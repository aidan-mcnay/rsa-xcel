==> flow/design.v <==
module div_ModDiv 
#(
  parameter nbits = 32
)(
    input  logic        clk,
    input  logic        reset,
    input  logic [( 2 * nbits):0]     istream_msg,  
    input  logic                      istream_val,
    output logic                      istream_rdy,
    output logic [nbits - 1:0]        ostream_msg,
    output logic                      ostream_val,
    input  logic                      ostream_rdy
);
    logic [nbits - 1:0] opa;
    logic [nbits - 1:0] opb;
    logic               msg_sel;  
    assign opa     = istream_msg[(2 * nbits) - 1:nbits];
    assign opb     = istream_msg[nbits - 1:0];
    assign msg_sel = istream_msg[(2 * nbits)];
    localparam IDLE      = 2'd0;
    localparam SHIFT_OPB = 2'd1;
    localparam CALC      = 2'd2;
    localparam DONE      = 2'd3;
    logic  [nbits - 1:0] opa_reg;
    logic  [nbits - 1:0] opb_reg;
    logic  [nbits - 1:0] opb_value;
    logic [nbits - 1:0] opb_reg_sl;
    assign opb_reg_sl = opb_reg << 1;
    logic  [1:0] state_curr;
    logic  [1:0] state_next;
    always @( posedge clk ) begin
        state_curr <= state_next;
    end
    always @( * ) begin
        if( reset )
            state_next = IDLE;
        else if( state_curr == IDLE ) begin
            if( istream_val ) begin
                if( opb > opa )  
                    state_next = DONE;
                else if( opb[nbits - 1] == 1 )  
                    state_next = CALC;
                else state_next = SHIFT_OPB;
            end
            else state_next = state_curr;
        end
        else if( state_curr == SHIFT_OPB ) begin
            if( opb_reg[nbits - 2] == 1'b1 )  
                state_next = CALC;
            else if( opb_reg_sl > opa_reg )  
                state_next = CALC;
            else state_next = state_curr;
        end
        else if( state_curr == CALC ) begin
            if( opb_reg == opb_value )
                state_next = DONE;
            else if( opb_reg == opa_reg )  
                state_next = DONE;
            else state_next = state_curr;
        end
        else if( state_curr == DONE ) begin
            if( ostream_rdy )
                state_next = IDLE;
            else state_next = state_curr;
        end
        else state_next = state_curr;
    end
    assign istream_rdy = ( state_curr == IDLE );
    assign ostream_val = ( state_curr == DONE );
    always @( posedge clk ) begin
        if( reset ) opa_reg <= 0;
        else if( state_curr == IDLE ) begin
            opa_reg <= opa;
        end
        else if( state_curr == CALC ) begin
            if( opb_reg <= opa_reg ) begin  
                opa_reg <= ( opa_reg - opb_reg );
            end
        end
    end
    always @( posedge clk ) begin
        if( reset ) opb_reg <= 0;
        else if( state_curr == IDLE ) begin
            opb_reg <= opb;
        end
        else if( state_curr == SHIFT_OPB ) begin
            opb_reg <= opb_reg_sl;  
        end
        else if( state_curr == CALC ) begin
            opb_reg <= ( opb_reg >> 1 );  
        end
    end
    always @( posedge clk ) begin
        if( reset ) opb_value <= 0;
        else if( state_curr == IDLE ) opb_value <= opb;
    end
    logic [nbits - 1:0] curr_quot;
    logic [nbits - 1:0] add_quot_val;
    always @( posedge clk ) begin
        if( reset ) add_quot_val <= 0;
        else if( state_curr == IDLE ) add_quot_val <= 1;
        else if( state_curr == SHIFT_OPB ) add_quot_val <= add_quot_val << 1;
        else if( state_curr == CALC ) add_quot_val <= add_quot_val >> 1;
    end
    always @( posedge clk ) begin
        if( reset ) curr_quot <= 0;
        else if( state_curr == IDLE ) curr_quot <= 0;
        else if( state_curr == CALC ) begin
            if( opb_reg <= opa_reg )  
                curr_quot <= curr_quot ^ add_quot_val;
        end
    end
    logic msg_sel_reg;
    always @( posedge clk ) begin
        if( reset ) msg_sel_reg <= 0;
        else if( state_curr == IDLE ) msg_sel_reg <= msg_sel;
    end
    assign ostream_msg = ( msg_sel_reg ) ? opa_reg : curr_quot;
endmodule
# Tool chain data of div_ModDiv
# The steps from the RTL of div_ModDiv to its reports follow in flow order.
# Lines are those of the file above, counted from 1.
# Operators carry their Yosys type and port widths (W data, S select, Z words).
# Library cell names are shortened.
# A cell with -- has no value.
[setup] top_module="div_ModDiv" clk_port="clk" library="sky130hd" pvt_corner="tt_025C_1v80"

# After elaboration
# Counts by Yosys on the flattened word-level netlist (proc, flatten, opt, wreduce; memories kept). Register bits leave out memories and registers merged into their read ports (data or address). Print and check cells are left out. Cells with the same type and inputs are merged into one.
[classes] addsub=1 mul=0 div_mod_pow=0 n_cmp=3 eq_ne=8 n_shift=0 mux=22 logic=1 reduce_logical=11
[ops] op="$mux W32" count=9
[ops] op="$gt A32 B32 Y1" count=2
[ops] op="$eq A32 B32 Y1" count=2
[ops] op="$sub A32 B32 Y32" count=1
[ops] op="$le A32 B32 Y1" count=1
[ops] op="$xor A32 B32 Y32" count=1
[ops] op="$mux W2" count=12
[ops] op="$reduce_bool A4 Y1" count=2
[ops] op="$reduce_bool A2 Y1" count=3
[ops] op="$ne A5 B5 Y1 const B" count=1
[ops] op="$reduce_and A5 Y1" count=1
[ops] op="$eq A2 B2 Y1 const B" count=2
[ops] op="$reduce_and A2 Y1" count=2
[ops] op="$ne A4 B4 Y1 const B" count=1
[ops] op="$reduce_bool A3 Y1" count=1
[ops] op="$eq A2 B1 Y1 const B" count=1
[ops] op="$ne A2 B2 Y1 const B" count=1
[ops] op="$logic_not A2 Y1" count=1
[ops] op="$reduce_or A2 Y1" count=1
[ops] op="$mux W1" count=1
[bits] register_bits=163 latch_bits=0 mem_bits_rw=0 mem_bits_ro=0 clocked_rd_ports_x_width=0 n_memories=0 in_bits=69 out_inout_bits=34 wordCells=54

# Logic depth
# Longest topological path by Yosys (ltp), each cell counted once; first at word level (registers and memories cut), then after technology mapping (sequential cells cut; the memories' decode and read muxes count).
[depth] word_depth=6 ABC_AREA=1 ltp_mapped=18 depth_no_buf=18

# After synthesis
# Source: synth_stat.txt of the flow (Yosys; design flattened, memories mapped). It holds for the ABC_AREA given above (unset counts as 0); a run with the other value may have another netlist.
# Totals and module areas in this step are rounded.
[mapped] cell_count=1922 mapped_area_um2=11900 seq_area_um2=3300 flip_flops=165
[types] cell_type="dfxtp_1" count=165
[types] cell_type="nand2_1" count=585
[types] cell_type="inv_1" count=322
[types] cell_type="ha_1" count=95
[types] cell_type="o21ai_0" count=139
[types] cell_type="a21oi_1" count=136
[types] cell_type="nand3_1" count=82
[types] cell_type="nor2_1" count=88
[types] cell_type="a31oi_1" count=49
[types] cell_type="clkbuf_1" count=57
[types] cell_type="nand4_1" count=31
[types] cell_type="o22ai_1" count=31
[types] cell_type="o221ai_1" count=17
[types] cell_type="nor3_1" count=26
[types] cell_type="a211oi_1" count=12
[types] cell_type="nand2_2" count=10
[types] cell_type="nor2_4" count=4
[types] cell_type="buf_4" count=5
# Not listed: further types 21, cells in them 68.

# Worst setup path after synthesis
# Path of least setup slack by OpenSTA after synthesis, without wires, with an ideal clock, recovery checks aside; 20% of the period is set as input and as output delay. Where synthesis merged equal registers, the netlist keeps one of their names.
[synth_path] path_type="reg2reg" from="reg opa_reg[0]" to="reg curr_quot[0]" clock_period_ps=3090 setup_ps=116 arrival_time_ps=2074 path_slack_ps=901 path_delay_ps=2190 stages=17 path_buffers=1 period_less_setup_slack_ps=2189
# "path_delay_ps" = arrival - input delay + setup time.
# "stages" counts driving pins, that of a launching flip-flop among them; a cell with two outputs on the path counts twice.
# "period_less_setup_slack_ps" = period - worst setup slack (recovery checks aside). The figure is calculated, with input and output delays left at 20% of the set period.
# Between the ends stands the longest chain of elaborated cells between them, by number of cells; it is not shown to be the way that was timed. Of several equally long chains one is given.
# A line is the first line of the expression or statement that the cell stems from. Yosys adds cells for indexed reads and writes and turns some case tables into memories.
# At most two assigning lines are given for a register; there are more.
[synth_between] cell_sequence="dfxtp_1 inv_1 ha_1 fa_1 inv_1 nand2_1 nand2_1 nand3_1 nand2_2 nand2_1 nand2_2 nand2_2 a21oi_4 buf_2 nand3_1 nand2_1 a21oi_1" elab_chain_cells=2 cone_cells=2 cone_classes="compare: 1; reduce/logical: 1"
[synth_rtl] item="start: declaration" line_no=24 text="logic  [nbits - 1:0] opa_reg;"
[synth_rtl] item="start: assignment" line_no=73 text="opa_reg <= opa;"
[synth_rtl] item="start: assignment" line_no=77 text="opa_reg <= ( opa_reg - opb_reg );"
[synth_rtl] item="$le A32 B32 Y1" line_no=109 text="if( opb_reg <= opa_reg )"
[synth_rtl] item="$reduce_and A2 Y1"
[synth_rtl] item="end: assignment" line_no=107 text="else if( state_curr == IDLE ) curr_quot <= 0;"
[synth_rtl] item="end: assignment" line_no=110 text="curr_quot <= curr_quot ^ add_quot_val;"
[synth_rtl] item="end: declaration" line_no=97 text="logic [nbits - 1:0] curr_quot;"

# Timing after layout
# From the final timing report of flow run 1: the path of least setup slack in the routed layout; clock arrival at registers is part of the times.
# The report prints the path's times to 10 ps; the period is as set.
[layout_path] path_type="reg2reg" from="reg opb_reg[3]" to="reg opa_reg[25]" clock_period_ps=3180 setup_ps=70 arrival_time_ps=3210 path_slack_ps=330 stages=14 path_buffers=0
# Between the ends stands the longest chain of elaborated cells between them, by number of cells; it is not shown to be the way that was timed. Of several equally long chains one is given.
# At most two assigning lines are given for a register; there are more.
[layout_between] cell_sequence="dfxtp_1 inv_1 ha_1 or2_0 nand3_1 nand2_2 nand2_1 nand2_2 nand2_2 nand3_1 nand2_2 inv_2 nand2_1 a21oi_1" elab_chain_cells=4 cone_cells=7 cone_classes="add/sub: 1; compare: 1; mux: 3; reduce/logical: 2"
[layout_rtl] item="start: declaration" line_no=25 text="logic  [nbits - 1:0] opb_reg;"
[layout_rtl] item="start: assignment" line_no=84 text="opb_reg <= opb;"
[layout_rtl] item="start: assignment" line_no=87 text="opb_reg <= opb_reg_sl;"
[layout_rtl] item="$sub A32 B32 Y32" line_no=77 text="opa_reg <= ( opa_reg - opb_reg );"
[layout_rtl] item="$mux W32" line_no=76 text="if( opb_reg <= opa_reg ) begin"
[layout_rtl] item="$mux W32" line_no=75 text="else if( state_curr == CALC ) begin"
[layout_rtl] item="$mux W32" line_no=72 text="else if( state_curr == IDLE ) begin"
[layout_rtl] item="end: assignment" line_no=73 text="opa_reg <= opa;"
[layout_rtl] item="end: assignment" line_no=77
[layout_rtl] item="end: declaration" line_no=24 text="logic  [nbits - 1:0] opa_reg;"

Module div_ModDiv, platform sky130hd: 2 stored runs of the flow (Yosys, OpenROAD) with differing settings, in no particular order. Input and output delays are each 20% of the period that was set; the output load is 0.01 pF.
"achieved_clock_period_ps" = clock period - worst setup slack. The figure is calculated, with input and output delays left at 20% of the set period.
"timing.worst_path_ps" = time allowed to the worst setup path (clock period - input delay - output delay, where it has them) - its slack; a late launch clock adds to it, a late capture clock takes from it.
"power_total_uw" rests on the timing tool's default activity at the inputs, not on a simulated workload.
"timing.worst_path_ps" is known to 10 ps.
The results are shown rounded.

[flow] flow run 1: files
==> flow/run.sh <==
#!/bin/bash
# the make line also repeats the synthesis and layout settings of config.mk as NAME=value (left out here)
make -C /OpenROAD-flow-scripts/flow DESIGN_CONFIG=/design/flow/config.mk WORK_HOME=/design/flow/orfs CLKGATE_MAP_FILE= finish
==> flow/config.mk <==
export PLATFORM = sky130hd
export DESIGN_NAME = div_ModDiv
export DESIGN_NICKNAME = div_ModDiv
export VERILOG_FILES = /design/flow/design.v
export SDC_FILE = /design/flow/constraint.sdc
export NUM_CORES = 4
export LEC_CHECK = 0
export ABC_AREA = 1
export CAP_MARGIN = 20
export CORE_ASPECT_RATIO = 0.8
export CORE_MARGIN = 5
export CORE_UTILIZATION = 61
export CTS_CLUSTER_DIAMETER = 268
export CTS_CLUSTER_SIZE = 33
export MAX_ROUTING_LAYER = met5
export PLACE_DENSITY_LB_ADDON = 0.15
export SLEW_MARGIN = 20
==> flow/constraint.sdc <==
create_clock -name core_clock -period 3.18 [get_ports {clk}]
set_input_delay 0.6360 -clock core_clock [delete_from_list [all_inputs] [get_ports {clk}]]
set_output_delay 0.6360 -clock core_clock [all_outputs]
set_load 0.01 [all_outputs]

[flow] flow run 1: metrics
[metrics] post_route_stdcell_area_um2 = 13800
[metrics] synth_chip_area_um2 = 11900
[metrics] setup_ws_ps = 326
[metrics] power_total_uw = 7710
[metrics] die_um2 = 22400
[metrics] timing.worst_path_ps = 2850
[metrics] critical_path_kind = reg2reg
[metrics] final_util_frac = 0.721
[metrics] timing.setup.tns_ps = 0
[metrics] achieved_clock_period_ps = 2854
[metrics] ws_hold_ps = 468

[flow] flow run 2: files
==> flow/run.sh <==
#!/bin/bash
# the make line also repeats the synthesis and layout settings of config.mk as NAME=value (left out here)
make -C /OpenROAD-flow-scripts/flow DESIGN_CONFIG=/design/flow/config.mk WORK_HOME=/design/flow/orfs CLKGATE_MAP_FILE= finish
==> flow/config.mk <==
export PLATFORM = sky130hd
export DESIGN_NAME = div_ModDiv
export DESIGN_NICKNAME = div_ModDiv
export VERILOG_FILES = /design/flow/design.v
export SDC_FILE = /design/flow/constraint.sdc
export NUM_CORES = 4
export LEC_CHECK = 0
export CAP_MARGIN = 20
export CORE_MARGIN = 2
export CORE_UTILIZATION = 52
export SLEW_MARGIN = 20
==> flow/constraint.sdc <==
create_clock -name core_clock -period 3.35 [get_ports {clk}]
set_input_delay 0.6700 -clock core_clock [delete_from_list [all_inputs] [get_ports {clk}]]
set_output_delay 0.6700 -clock core_clock [all_outputs]
set_load 0.01 [all_outputs]

[flow] flow run 2: metrics
[metrics] post_route_stdcell_area_um2 = 13100
[metrics] synth_chip_area_um2 = 11100
[metrics] setup_ws_ps = 224
[metrics] power_total_uw = 6180
[metrics] die_um2 = 22600
[metrics] timing.worst_path_ps = 3130
[metrics] critical_path_kind = reg2reg
[metrics] final_util_frac = 0.624
[metrics] timing.setup.tns_ps = 0
[metrics] achieved_clock_period_ps = 3126
[metrics] ws_hold_ps = 504
